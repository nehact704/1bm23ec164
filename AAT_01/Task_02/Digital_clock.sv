==> flow/design.v <==
package alu_pkg;
  typedef enum logic [1:0] {
    ADD,
    SUB,
    MUL,
    XOR
  } opcode_t;
endpackage
module time_counter (
  input  logic clk,
  input  logic rst,
  output logic [5:0] sec,
  output logic [5:0] min
);
  always_ff @(posedge clk) begin
    if (rst) begin
      sec <= 0;
      min <= 0;
    end
    else begin
      if (sec == 59) begin
        sec <= 0;
        if (min == 59)
          min <= 0;
        else
          min <= min + 1;
      end
      else begin
        sec <= sec + 1;
      end
    end
  end
endmodule
Tool chain data of time_counter
The steps from the RTL of time_counter to its reports follow in flow order.
Line numbers count from 1 in the design file above.
Library cell names are shortened.
{"block": "inputs", "top_module": "time_counter", "clk_port": "clk", "lib": "sky130hd", "lib_corner": "tt_025C_1v80"}

Word level
Counts by Yosys on the flattened word-level netlist (proc, flatten, opt, wreduce; memories kept). Register bits leave out memories and registers merged into their read ports (data or address); mux counts leave out enables and synchronous resets folded into registers. Print and check cells are left out. Cells with the same type and inputs are merged into one.
{"block": "word_totals", "ff_bits": 12, "latch_bits": 0, "ram_bits": 0, "rom_bits": 0, "clocked_rd_ports_x_width": 0, "memories": 0, "in_bits": 2, "output_inout_bits": 12, "word_cells": 8}
{"block": "classes", "n_addsub": 2, "multipliers": 0, "div": 0, "cmp": 0, "equal": 2, "shifts": 0, "n_mux": 1, "logic": 0, "n_reduce_logical": 1}
{"block": "ops", "operator": "6-bit by 1-bit adder with 6-bit output (second input constant)", "count": 2}
{"block": "ops", "operator": "6-bit equality test (second input constant)", "count": 2}
{"block": "ops", "operator": "6-bit two-way mux", "count": 1}
{"block": "ops", "operator": "2-bit OR reduction", "count": 1}

Depth
Yosys ltp: most cells in a row. Word level: on the elaborated netlist, between registers, memories and ports. Mapped: between sequential cells and ports; inverters and the memories' decode and read muxes count.
{"block": "logic_depth", "word_depth": 2, "abc_area": 0, "mapped_depth": 5}

Mapped cells and area
Yosys stat after the flow's synthesis: flattened, memories mapped to cells. It holds for the ABC_AREA given above (unset counts as 0); a run with the other value may have another netlist.
The area totals of this step are shown rounded.
{"block": "by_type", "cell": "dfxtp_1", "count": 12, "area_total_um2": 240.23}
{"block": "by_type", "cell": "nor2_1", "count": 9, "area_total_um2": 33.782}
{"block": "by_type", "cell": "ha_1", "count": 2, "area_total_um2": 25.024}
{"block": "by_type", "cell": "xnor2_1", "count": 2, "area_total_um2": 17.517}
{"block": "by_type", "cell": "xor2_1", "count": 2, "area_total_um2": 17.517}
{"block": "by_type", "cell": "a21o_1", "count": 2, "area_total_um2": 15.014}
{"block": "by_type", "cell": "o21ai_0", "count": 3, "area_total_um2": 15.014}
{"block": "by_type", "cell": "o31ai_1", "count": 2, "area_total_um2": 15.014}
{"block": "by_type", "cell": "and3_1", "count": 2, "area_total_um2": 12.512}
{"block": "by_type", "cell": "and4bb_2", "count": 1, "area_total_um2": 12.512}
{"block": "by_type", "cell": "nand4_2", "count": 1, "area_total_um2": 12.512}
{"block": "by_type", "cell": "nor4_1", "count": 2, "area_total_um2": 12.512}
{"block": "by_type", "cell": "nand2_1", "count": 3, "area_total_um2": 11.261}
{"block": "by_type", "cell": "o21bai_2", "count": 1, "area_total_um2": 11.261}
{"block": "by_type", "cell": "a21oi_1", "count": 2, "area_total_um2": 10.01}
{"block": "by_type", "cell": "nand3_1", "count": 2, "area_total_um2": 10.01}
{"block": "by_type", "cell": "a211o_1", "count": 1, "area_total_um2": 8.758}
{"block": "by_type", "cell": "a22o_1", "count": 1, "area_total_um2": 8.758}
Other cell types: 7; their cells: 7.
{"block": "synth_totals", "stdcells": 57, "synth_area_um2": 530, "seq_area_um2": 240, "ff_cells": 12}

Path before layout
Path of least setup slack by OpenSTA after synthesis, without wires, with an ideal clock, recovery checks aside; 20% of the period is set as input and as output delay. Where synthesis merged equal registers, the netlist keeps one of their names.
{"block": "synth_path", "path_kind": "register to register", "from": "register sec[0]", "to": "register min[3]", "tclk_ps": 2020, "setup_time_ps": 117, "launch_ps": 0, "arrival_time_ps": 1373, "path_slack_ps": 530, "delay_ps": 1490, "stages": 6, "n_path_buf": 0, "synth_period_reached_ps": 1490}
"delay_ps" = arrival - input delay + setup time.
"stages" counts driving pins, that of a launching flip-flop among them; a cell with two outputs on the path counts twice.
"synth_period_reached_ps" = period - worst setup slack (recovery checks aside). The figure is calculated, with input and output delays left at 20% of the set period.
Between the ends stands the longest chain of elaborated cells between them, by number of cells; it is not shown to be the way that was timed. Of several equally long chains one is given.
A line is the first line of the expression or statement that the cell stems from. Yosys adds cells for indexed reads and writes and turns some case tables into memories.
A register here has more assigning lines than the two given.
{"block": "synth_between", "cell_sequence": "dfxtp_1 > ha_1 > nand4_2 > o21bai_2 > o21ai_0 > a22o_1", "elab_chain_len": 1, "cells_between": 1, "lines_between": 1, "cone_classes": "eq/ne (1)"}
{"block": "synth_rtl", "element": "from (decl)", "line_no": 12, "source": "output logic [5:0] sec,"}
{"block": "synth_rtl", "element": "from (assign)", "line_no": 17, "source": "sec <= 0;"}
{"block": "synth_rtl", "element": "from (assign)", "line_no": 29, "source": "sec <= sec + 1;"}
{"block": "synth_rtl", "element": "6-bit equality test", "line_no": 21, "source": "if (sec == 59) begin"}
{"block": "synth_rtl", "element": "to (assign)", "line_no": 18, "source": "min <= 0;"}
{"block": "synth_rtl", "element": "to (assign)", "line_no": 26, "source": "min <= min + 1;"}
{"block": "synth_rtl", "element": "to (decl)", "line_no": 13, "source": "output logic [5:0] min"}

Path in the finished layout
Path of least setup slack in the final report of run 1 (OpenROAD, finished layout, wires in). Where an end is a register, its clock arrival counts in the times.
The report prints the path's times to 10 ps; the period is as set.
{"block": "layout_path", "path_kind": "register to register", "from": "register sec[1]", "to": "register min[3]", "tclk_ps": 1110, "setup_time_ps": 100, "launch_ps": 270, "arrival_time_ps": 1550, "path_slack_ps": -270, "stages": 7, "n_path_buf": 1}
Between the ends stands the longest chain of elaborated cells between them, by number of cells; it is not shown to be the way that was timed. Of several equally long chains one is given.
A register here has more assigning lines than the two given.
{"block": "layout_between", "cell_sequence": "dfxtp_4 > ha_4 > nand4_4 > buf_4 > o21bai_4 > o21ai_1 > a22o_1", "elab_chain_len": 1, "cells_between": 1, "lines_between": 1, "cone_classes": "eq/ne (1)"}
{"block": "layout_rtl", "element": "from (decl)", "line_no": 12, "source": "output logic [5:0] sec,"}
{"block": "layout_rtl", "element": "from (assign)", "line_no": 17, "source": "sec <= 0;"}
{"block": "layout_rtl", "element": "from (assign)", "line_no": 29, "source": "sec <= sec + 1;"}
{"block": "layout_rtl", "element": "6-bit equality test", "line_no": 21, "source": "if (sec == 59) begin"}
{"block": "layout_rtl", "element": "to (assign)", "line_no": 18, "source": "min <= 0;"}
{"block": "layout_rtl", "element": "to (assign)", "line_no": 26, "source": "min <= min + 1;"}
{"block": "layout_rtl", "element": "to (decl)", "line_no": 13, "source": "output logic [5:0] min"}

## Implementation results

time_counter through Yosys and OpenROAD on sky130hd: 2 stored runs, unordered, with their settings and measured results. The constraints put input and output delay at 20% of the set period each and load the outputs with 0.01 pF.
"achieved_period_ps" means the clock period less the worst setup slack. The figure is calculated, with input and output delays left at 20% of the set period.
By "critical_path_time_ps" is meant the share of the clock period that the worst setup path is allowed (20% is reserved at inputs, 20% at outputs), minus its slack. Clock arrival times at its registers enter into it.
"totalPower_uw" rests on the timing tool's default activity at the inputs, not on a simulated workload.
"critical_path_time_ps" is known to 10 ps.
Results are given in rounded form.

{"run": "run 1", "settings": { "period_ns": 1.11, "CORE_UTILIZATION": 19, "CORE_MARGIN": 7, "CELL_PAD_IN_SITES_DETAIL_PLACEMENT": 0, "GPL_TIMING_DRIVEN": 0, "GPL_ROUTABILITY_DRIVEN": 1, "CTS_CLUSTER_SIZE": 48, "SLEW_MARGIN": 15, "MIN_ROUTING_LAYER": "met2", "CAP_MARGIN": 20 }, "results": { "synthesis_area_um2": 530, "cell_area_final_um2": 920, "final_setup_ws_ps": -270, "finalUtil_pct": 34, "tns_ps": -2100, "totalPower_uw": 830, "critical_path_time_ps": 1380, "path_kind": "register to register", "final_die_area_um2": 4500, "final_hold_ws_ps": 490, "achieved_period_ps": 1378 }}
{"run": "run 2", "settings": { "period_ns": 1.73, "CORE_UTILIZATION": 42, "CAP_MARGIN": 20, "CORE_MARGIN": 2, "SLEW_MARGIN": 20 }, "results": { "synthesis_area_um2": 530, "cell_area_final_um2": 740, "final_setup_ws_ps": 130, "finalUtil_pct": 65, "tns_ps": 0, "totalPower_uw": 550, "critical_path_time_ps": 1250, "path_kind": "register to output", "final_die_area_um2": 1600, "final_hold_ws_ps": 520, "achieved_period_ps": 1596 }}
