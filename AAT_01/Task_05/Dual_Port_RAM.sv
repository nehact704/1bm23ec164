==> flow/design.v <==
package alu_pkg;
  typedef enum logic [1:0] {
    ADD,
    SUB,
    MUL,
    XOR
  } opcode_t;
endpackage
module dual_port_ram #(
  parameter ADDR_WIDTH = 8,
  parameter DATA_WIDTH = 8
)(
  input  logic                     clk,
  input  logic                     we_a,
  input  logic [ADDR_WIDTH-1:0]    addr_a,
  input  logic [DATA_WIDTH-1:0]    wdata_a,
  input  logic [ADDR_WIDTH-1:0]    addr_b,
  output logic [DATA_WIDTH-1:0]    rdata_b
);
  logic [DATA_WIDTH-1:0] mem [0:(1<<ADDR_WIDTH)-1];
  always_ff @(posedge clk) begin
    if (we_a)
      mem[addr_a] <= wdata_a;
  end
  always_ff @(posedge clk) begin
    rdata_b <= mem[addr_b];
  end
endmodule
# [Step by step through the tools: dual_port_ram]
# The steps from the RTL of dual_port_ram to its reports follow in flow order.
# Lines are those of the file above, counted from 1.
# Library cell names are shortened.
# A cell with - has no value.
[design] top_module="dual_port_ram" clk_port="clk" library="sky130hd" pvt_corner="tt_025C_1v80"

# [Word level]
# Yosys after proc, flatten, opt, wreduce and memory -nomap, before mapping. Enables and synchronous resets that opt folds into registers are not counted as muxes. Memory bits, and registers merged into a memory's read port (data or address), are not among the register bits. Print and check cells are not counted. Equal cells are merged and count once.
# Memory sizes are those after Yosys's memory passes, which may raise the word count (mostly to a power of two), join words into wider ones and drop unused or constant bits.
[word_totals] in_bits=26 ramBits=2048 memories=1 clocked_rd_ports_x_width=8 elab_cells=4 register_bits=0
[op_classes] muxes=3
[memory_table] name="mem" size=256 word_bits=8 rd=1 wr=1 line=20 rtl="logic [DATA_WIDTH-1:0] mem [0:(1<<ADDR_WIDTH)-1];"
[op_table] op="8-bit 2-to-1 mux" n=2
[op_table] op="1-bit 2-to-1 mux" n=1

# [Longest topological paths]
# Longest topological path by Yosys (ltp), each cell counted once; first at word level (registers and memories cut), then after technology mapping (sequential cells cut; the memories' decode and read muxes count).
[depth] word_depth=1 ABC_AREA=0 depth_mapped=11 mapped_depth_nobuf=6

# [Synthesis result]
# Source: synth_stat.txt of the flow (Yosys; design flattened, memories mapped). It holds for the ABC_AREA given above (unset counts as 0); a run with the other value may have another netlist.
[by_type] type="edfxtp_1" n=2048 type_area_um2=6.15E+04
[by_type] type="mux4_2" n=454 type_area_um2=1.02E+04
[by_type] type="mux2i_1" n=134 type_area_um2=1.34E+03
[by_type] type="nor2_1" n=282 type_area_um2=1.06E+03
[by_type] type="a22oi_1" n=133 type_area_um2=998.458
[by_type] type="a21oi_1" n=96 type_area_um2=480.461
[by_type] type="clkbuf_1" n=111 type_area_um2=416.65
[by_type] type="o221ai_1" n=46 type_area_um2=402.886
[by_type] type="buf_6" n=21 type_area_um2=236.477
[by_type] type="buf_4" n=27 type_area_um2=202.694
[by_type] type="buf_8" n=13 type_area_um2=195.187
[by_type] type="nor2b_1" n=31 type_area_um2=193.936
[by_type] type="o22ai_1" n=28 type_area_um2=175.168
[by_type] type="nand3_1" n=34 type_area_um2=170.163
[by_type] type="buf_12" n=8 type_area_um2=160.154
[by_type] type="dfxtp_1" n=8 type_area_um2=160.154
[by_type] type="buf_2" n=31 type_area_um2=155.149
[by_type] type="nor4_1" n=24 type_area_um2=150.144
# Not listed: further types 37, cells in them 204.
[mapped] area_mm2=0.0795563 cell_count=3733 flip_flops=2056 seq_area_mm2=0.0616591 n_buf=233

# [Path before layout]
# Source: OpenSTA report_checks on the synthesized netlist (no wires, ideal clock, input and output delay 20% of the period each), path of least setup slack; recovery checks are left aside. Register names are those of the netlist, which keeps one name where synthesis merged equal registers.
[synth_path] kind="input -> register" startpoint="in addr_b[0]" endpoint="reg rdata_b[2]" t_first_pin_ps=668 stages=9 path_buffers=4 period_ps=3340 setup_time_ps=131 delay_ps=1938 setup_slack_ps=734 arrival_ps=2475 period_less_setup_slack_ps=2606
# "delay_ps" = arrival - input delay + setup time.
# "stages": output pins that drive a net of the path, with the launching flip-flop's if there is one; two outputs of one cell count as two.
# "period_less_setup_slack_ps" is the clock period less the worst setup slack; recovery checks do not enter. This is arithmetic on one report: input and output delays are still those of the set period (20% each).
[synth_via] path_cell_list="buf_6 > buf_12 > buf_8 > buf_2 > mux4_2 > a22oi_1 > a21oi_1 > nor4_1 > nor4_2"
[synth_lines] element="from (decl)" line=17 rtl="input  logic [ADDR_WIDTH-1:0]    addr_b,"
[synth_lines] element="to (decl)" line=18 rtl="output logic [DATA_WIDTH-1:0]    rdata_b"
# No chain of elaborated cells between the ends is given.

# [Timing after layout]
# From the final timing report of run 1: the path of least setup slack in the routed layout; clock arrival at registers is part of the times.
# The path's times are printed in steps of 10 ps; the period is the one set.
[layout_path] kind="input -> register" startpoint="in addr_b[0]" endpoint="reg rdata_b[6]" setup_slack_ps=220 arrival_ps=3470 setup_time_ps=110 period_ps=3000 stages=12 path_buffers=6 t_first_pin_ps=600
[layout_via] path_cell_list="buf_8 > buf_12 > buf_12 > buf_12 > mux4_2 > and2_1 > nor3_1 > buf_4 > a21oi_1 > a22oi_1 > buf_4 > nor4_2"
[layout_lines] element="from (decl)" line=17 rtl="input  logic [ADDR_WIDTH-1:0]    addr_b,"
[layout_lines] element="to (decl)" line=18 rtl="output logic [DATA_WIDTH-1:0]    rdata_b"
# No chain of elaborated cells between the ends is given.

==> results <==
Module dual_port_ram, platform sky130hd: 2 stored runs of the flow (Yosys, OpenROAD) with differing settings, in no particular order. Input and output delays are each 20% of the period that was set; the output load is 0.01 pF.
"achieved_clock_period_ps" means the clock period less the worst setup slack. The figure is calculated, with input and output delays left at 20% of the set period.
"worstPathTime_ps": the worst setup path's part of the clock period (all of it between registers, 20% less for each end at a port) less its slack. A launch clock that arrives late makes it longer, a capture clock that arrives late makes it shorter.
By "power_uw" is meant OpenSTA's value without simulated activity: inputs other than the clock are taken to toggle once in ten clock periods, and the tool carries that through the logic.
"worstPathTime_ps" is given in steps of 10 ps.

[flow] run 1: files
==> flow/run.sh <==
#!/bin/bash
# the make line also repeats the synthesis and layout settings of config.mk as NAME=value (left out here)
make -C /OpenROAD-flow-scripts/flow DESIGN_CONFIG=/design/flow/config.mk WORK_HOME=/design/flow/orfs CLKGATE_MAP_FILE= finish
==> flow/config.mk <==
export PLATFORM = sky130hd
export DESIGN_NAME = dual_port_ram
export DESIGN_NICKNAME = dual_port_ram
export VERILOG_FILES = /design/flow/design.v
export SDC_FILE = /design/flow/constraint.sdc
export NUM_CORES = 4
export LEC_CHECK = 0
export CAP_MARGIN = 20
export CORE_MARGIN = 2
export CORE_UTILIZATION = 47
export SLEW_MARGIN = 20
==> flow/constraint.sdc <==
create_clock -name core_clock -period 3.0 [get_ports {clk}]
set_input_delay 0.6000 -clock core_clock [delete_from_list [all_inputs] [get_ports {clk}]]
set_output_delay 0.6000 -clock core_clock [all_outputs]
set_load 0.01 [all_outputs]

[flow] run 1: metrics
[metrics] synthArea_mm2 = 0.0795563
[metrics] dieArea_mm2 = 0.172574
[metrics] finish.stdcell_area_mm2 = 0.0943893
[metrics] finalUtil_frac = 0.563
[metrics] worstSetupSlack_ps = 222
[metrics] fin_tns_ps = 0
[metrics] final_hold_ws_ps = 186
[metrics] power_uw = 60070
[metrics] achieved_clock_period_ps = 2778
[metrics] worstPathTime_ps = 2180
[metrics] timing.worst_path_kind = input -> register

[flow] run 2: files
==> flow/run.sh <==
#!/bin/bash
# the make line also repeats the synthesis and layout settings of config.mk as NAME=value (left out here)
make -C /OpenROAD-flow-scripts/flow DESIGN_CONFIG=/design/flow/config.mk WORK_HOME=/design/flow/orfs CLKGATE_MAP_FILE= finish
==> flow/config.mk <==
export PLATFORM = sky130hd
export DESIGN_NAME = dual_port_ram
export DESIGN_NICKNAME = dual_port_ram
export VERILOG_FILES = /design/flow/design.v
export SDC_FILE = /design/flow/constraint.sdc
export NUM_CORES = 4
export LEC_CHECK = 0
export ABC_AREA = 1
export CAP_MARGIN = 20
export CORE_ASPECT_RATIO = 1.72
export CORE_MARGIN = 2
export CORE_UTILIZATION = 43
export CTS_CLUSTER_SIZE = 38
export GPL_TIMING_DRIVEN = 0
export PLACE_DENSITY_LB_ADDON = 0.18
export SLEW_MARGIN = 25
export TNS_END_PERCENT = 10
==> flow/constraint.sdc <==
create_clock -name core_clock -period 3.29 [get_ports {clk}]
set_input_delay 0.6580 -clock core_clock [delete_from_list [all_inputs] [get_ports {clk}]]
set_output_delay 0.6580 -clock core_clock [all_outputs]
set_load 0.01 [all_outputs]

[flow] run 2: metrics
[metrics] synthArea_mm2 = 0.0833962
[metrics] dieArea_mm2 = 0.197613
[metrics] finish.stdcell_area_mm2 = 0.0940377
[metrics] finalUtil_frac = 0.486
[metrics] worstSetupSlack_ps = -193
[metrics] fin_tns_ps = -15443
[metrics] final_hold_ws_ps = 44
[metrics] power_uw = 55294
[metrics] achieved_clock_period_ps = 3483
[metrics] worstPathTime_ps = 2820
[metrics] timing.worst_path_kind = input -> register
